==> flow/design.v <==
`timescale 1ns / 1ps
module vga
#(parameter WIDTH = 0, HSIZE = 0, HFP = 0, HSP = 0, HMAX = 0, VSIZE = 0, VFP = 0, VSP = 0, VMAX = 0, HSPP = 0, VSPP = 0)
(
	input clk,
	output wire hsync,
	output wire vsync,
	output reg [WIDTH - 1:0] hdata,
	output reg [WIDTH - 1:0] vdata,
	output wire de
);
initial begin
	hdata <= 0;
	vdata <= 0;
end
always @ (posedge clk)
begin
	if (hdata == (HMAX - 1))
		hdata <= 0;
	else
		hdata <= hdata + 1;
end
always @ (posedge clk)
begin
	if (hdata == (HMAX - 1)) 
	begin
		if (vdata == (VMAX - 1))
			vdata <= 0;
		else
			vdata <= vdata + 1;
	end
end
if (HSPP == 0)
  assign hsync = ((hdata >= HFP) && (hdata < HSP)) ? 1'b0 : 1'b1;
else
  assign hsync = ((hdata >= HFP) && (hdata < HSP)) ? 1'b1 : 1'b0;
if (VSPP == 0)
  assign vsync = ((vdata >= VFP) && (vdata < VSP)) ? 1'b0 : 1'b1;
else
  assign vsync = ((vdata >= VFP) && (vdata < VSP)) ? 1'b1 : 1'b0;
assign de = (hdata < HSIZE) && (vdata < VSIZE);
endmodule
`timescale 1ns / 100ps
module vga1920x1080x60
(
	input wire clk,
	output wire hsync,
	output wire vsync,
	output wire [11:0] hdata,
	output wire [11:0] vdata,
	output wire de
);
	vga #(12, 1920, 1976, 2008, 2200, 1080, 1083, 1085, 1125, 0, 0) vga (
		.clk(clk), 
		.hdata(hdata),
		.vdata(vdata),
		.hsync(hsync),
		.vsync(vsync),
		.de(de)
	);
endmodule
### Reports on vga1920x1080x60

What the tools print for vga1920x1080x60, step after step.
Lines are those of the file above, counted from 1.
Library cell names are shortened.
Not given: -

| design | value |
|---|---|
| design top | vga1920x1080x60 |
| clock | clk |
| library | sky130hd |
| corner | tt_025C_1v80 |

### Word-level counts

Yosys after proc, flatten, opt, wreduce and memory -nomap, before mapping. Enables and synchronous resets that opt folds into registers are not counted as muxes. Memory bits, and registers merged into a memory's read port (data or address), are not among the register bits. Print and check cells are not counted. Equal cells are merged and count once.

| word-level totals | value |
|---|---|
| register bits | 24 |
| latch bits | 0 |
| memory bits (writable) | 0 |
| bits in read-only memories | 0 |
| word width x clocked read ports | 0 |
| memory cells | 0 |
| input port bits | 1 |
| output and inout bits | 27 |
| elaborated cells | 17 |

| cells by class | value |
|---|---|
| add/sub/neg operators | 2 |
| $mul | 0 |
| divide/modulo/power cells | 0 |
| order comparisons | 6 |
| eq/ne operators | 2 |
| shift operators | 0 |
| muxes and demuxes | 2 |
| bitwise logic cells | 0 |
| reductions and logical operators | 3 |

Operators by type and width:

| operator | count |
|---|---|
| less-than comparator 12 x 11 -> 1 bit (second input constant) | 4 |
| adder 12 x 1 -> 12 bit (second input constant) | 2 |
| >= comparator 12 x 11 -> 1 bit (second input constant) | 2 |
| == test 12 x 11 -> 1 bit (second input constant) | 1 |
| == test 12 bit (second input constant) | 1 |
| logical AND 1 bit | 3 |
| 2-to-1 mux 1 bit | 2 |

### Depth

Longest topological path by Yosys (ltp), each cell counted once; first at word level (registers and memories cut), then after technology mapping (sequential cells cut; the memories' decode and read muxes count).

| depth | value |
|---|---|
| word-level depth | 3 |
| ABC_AREA | 0 |
| depth in mapped cells | 5 |
| mapped depth without buffers | 5 |

### Netlist

Source: synth_stat.txt of the flow (Yosys; design flattened, memories mapped). It holds for the ABC_AREA given above (unset counts as 0); a run with the other value may have another netlist.

| synthesis totals | value |
|---|---|
| cells in the netlist | 115 |
| cell area after synthesis | 0.0012074 sq mm |
| area of sequential cells | 0.0006006 sq mm |
| flip-flop cells | 24 |
| buffer cells | 1 |

Cell types:

| cell | count | area in all (sq um) |
|---|---|---|
| edfxtp_1 | 12 | 360.346 |
| dfxtp_1 | 12 | 240.23 |
| xor2_1 | 12 | 105.101 |
| ha_1 | 4 | 50.048 |
| nor2_1 | 10 | 37.536 |
| nand3_1 | 7 | 35.034 |
| nand2_1 | 8 | 30.029 |
| xnor2_1 | 3 | 26.275 |
| a21oi_1 | 5 | 25.024 |
| nor4_1 | 4 | 25.024 |
| or3_1 | 4 | 25.024 |
| nand4bb_1 | 2 | 22.522 |
| nor3_1 | 4 | 20.019 |
| nor3_2 | 2 | 20.019 |
| nand4b_1 | 2 | 17.517 |
| inv_1 | 4 | 15.014 |
| o21ai_0 | 3 | 15.014 |
| o31ai_1 | 2 | 15.014 |

Other cell types: 12; their cells: 15.
The figures by module come from a second, unflattened synthesis with its own total; it is not the netlist above.

| second synthesis, totals | value |
|---|---|
| cells (unflattened synthesis) | 119 |
| area (unflattened synthesis) | 0.0012312 sq mm |

Each row is one instance without its submodules.

By module:

| module | times used | cells | area (sq mm) | sequential area (sq mm) |
|---|---|---|---|---|
| vga | 1 | 119 | 0.0012312 | 0.0006006 |
| vga1920x1080x60 | 1 | 0 | 0 | 0 |

### Timing after synthesis

Path of least setup slack by OpenSTA after synthesis, without wires, with an ideal clock, recovery checks aside; 20% of the period is set as input and as output delay. Where synthesis merged equal registers, the netlist keeps one of their names.

| timing after synthesis | value |
|---|---|
| path kind | register -> register |
| start | register vga.hdata[10] |
| end | register vga.vdata[0] |
| period | 2.37 ns |
| setup time | 0.396 ns |
| time at the first pin | 0.000 ns |
| data arrival time | 1.790 ns |
| required time | 1.974 ns |
| setup slack | 0.184 ns |
| delay of the path | 2.186 ns |
| stages | 3 |
| buffers on the path | 0 |
| synthesis period reached | 2.186 ns |

"delay of the path" is the arrival time less input delay plus setup time.
"stages": output pins that drive a net of the path, with the launching flip-flop's if there is one; two outputs of one cell count as two.
"synthesis period reached" = period - worst setup slack (recovery checks aside). The figure is calculated, with input and output delays left at 20% of the set period.
Between the ends stands the longest chain of elaborated cells between them, by number of cells; it is not shown to be the way that was timed. Of several equally long chains one is given.
A line is the first line of the expression or statement that the cell stems from. Yosys adds cells for indexed reads and writes and turns some case tables into memories.

| between the ends, after synthesis | value |
|---|---|
| path through | dfxtp_1 -> or4_1 -> nor3_1 |
| length of the longest elaborated chain | 1 |
| elaborated cells on any way between the ends | 1 |
| classes of those cells | eq/ne: 1 |

Ends and longest elaborated chain, after synthesis:

| item | RTL line | RTL |
|---|---|---|
| start: declaration | 8 | `output reg [WIDTH - 1:0] hdata,` |
| start: assignment | 19 | `hdata <= 0;` |
| start: assignment | 21 | `hdata <= hdata + 1;` |
| == test 12 bit | 25 | `if (hdata == (HMAX - 1))` |
| end: assignment | 28 | `vdata <= 0;` |
| end: assignment | 30 | `vdata <= vdata + 1;` |
| end: declaration | 9 | `output reg [WIDTH - 1:0] vdata,` |

### Worst path after layout

From the final timing report of flow run 2: the path of least setup slack in the routed layout; clock arrival at registers is part of the times.

| timing post-layout | value |
|---|---|
| path kind | register -> output |
| start | register vga.vdata[7] |
| end | output de |
| period | 1.65 ns |
| external output delay | 0.33 ns |
| time at the first pin | 0.27 ns |
| data arrival time | 1.61 ns |
| required time | 1.32 ns |
| setup slack | -0.29 ns |
| stages | 5 |
| buffers on the path | 1 |

Between the ends stands the longest chain of elaborated cells between them, by number of cells; it is not shown to be the way that was timed. Of several equally long chains one is given.

| between the ends, post-layout | value |
|---|---|
| path through | edfxtp_1 -> nor4_4 -> a21oi_1 -> nor4b_2 -> buf_2 |
| length of the longest elaborated chain | 2 |
| elaborated cells on any way between the ends | 2 |
| source lines of those cells | 1 |
| classes of those cells | compare: 1; reduce/logical: 1 |

Ends and longest elaborated chain, post-layout:

| item | RTL line | RTL |
|---|---|---|
| start: declaration | 9 | `output reg [WIDTH - 1:0] vdata,` |
| start: assignment | 28 | `vdata <= 0;` |
| start: assignment | 30 | `vdata <= vdata + 1;` |
| less-than comparator 12 x 11 -> 1 bit | 41 | `assign de = (hdata < HSIZE) && (vdata < VSIZE);` |
| logical AND 1 bit | 41 |  |
| end: declaration | 51 | `output wire de` |

Hand-over note for vga1920x1080x60

Below are 2 stored runs of the flow (Yosys, OpenROAD; platform sky130hd) on vga1920x1080x60, each with its settings and what was measured, unordered. Constraints: input delay and output delay 20% of the set period each, output load 0.01 pF.
By "period achieved" is meant the clock period of the run minus its worst setup slack. This is arithmetic on one report: input and output delays are still those of the set period (20% each).
"critical path time" means the part of the period allowed to the worst setup path (the constraints hold back 20% at inputs and 20% at outputs) less its slack; where the path has registers, the arrival times of their clocks count too.
"overall power": no workload was simulated; the value follows from the tool's default switching activity.

#### Flow run 1

| setting | value |
|---|---|
| period_ns | `4.87` |
| CORE_UTILIZATION | `66` |
| SETUP_SLACK_MARGIN | `0.92` |
| CELL_PAD_IN_SITES_GLOBAL_PLACEMENT | `0` |
| CELL_PAD_IN_SITES_DETAIL_PLACEMENT | `1` |
| ABC_AREA | `0` |
| CAP_MARGIN | `15` |
| MIN_ROUTING_LAYER | `met1` |
| MAX_ROUTING_LAYER | `met5` |
| CORE_MARGIN | `2` |
| SLEW_MARGIN | `20` |

Not finished: placement ended with error DPL-0033.

#### Flow run 2

| setting | value |
|---|---|
| period_ns | `1.65` |
| CORE_UTILIZATION | `36` |
| PLACE_DENSITY_LB_ADDON | `0.14` |
| HOLD_SLACK_MARGIN | `-0.04` |
| CORE_ASPECT_RATIO | `1.34` |
| CORE_MARGIN | `6` |
| CELL_PAD_IN_SITES_DETAIL_PLACEMENT | `1` |
| CAP_MARGIN | `20` |
| SLEW_MARGIN | `40` |

| result | value |
|---|---|
| period achieved | 1.941 ns |
| cell area after synthesis | 0.0012074 sq mm |
| lowest setup slack | -0.291 ns |
| overall power | 0.9735 mW |
| worst hold slack in the final report | 0.484 ns |
| standard-cell area after routing | 0.0020119 sq mm |
| die footprint | 0.0049029 sq mm |
| total negative slack on setup checks | -0.748 ns |
| post-route utilization | 65.3% |
| critical path time | 1.61 ns |
| kind of the worst setup path | register -> output |

End of note.
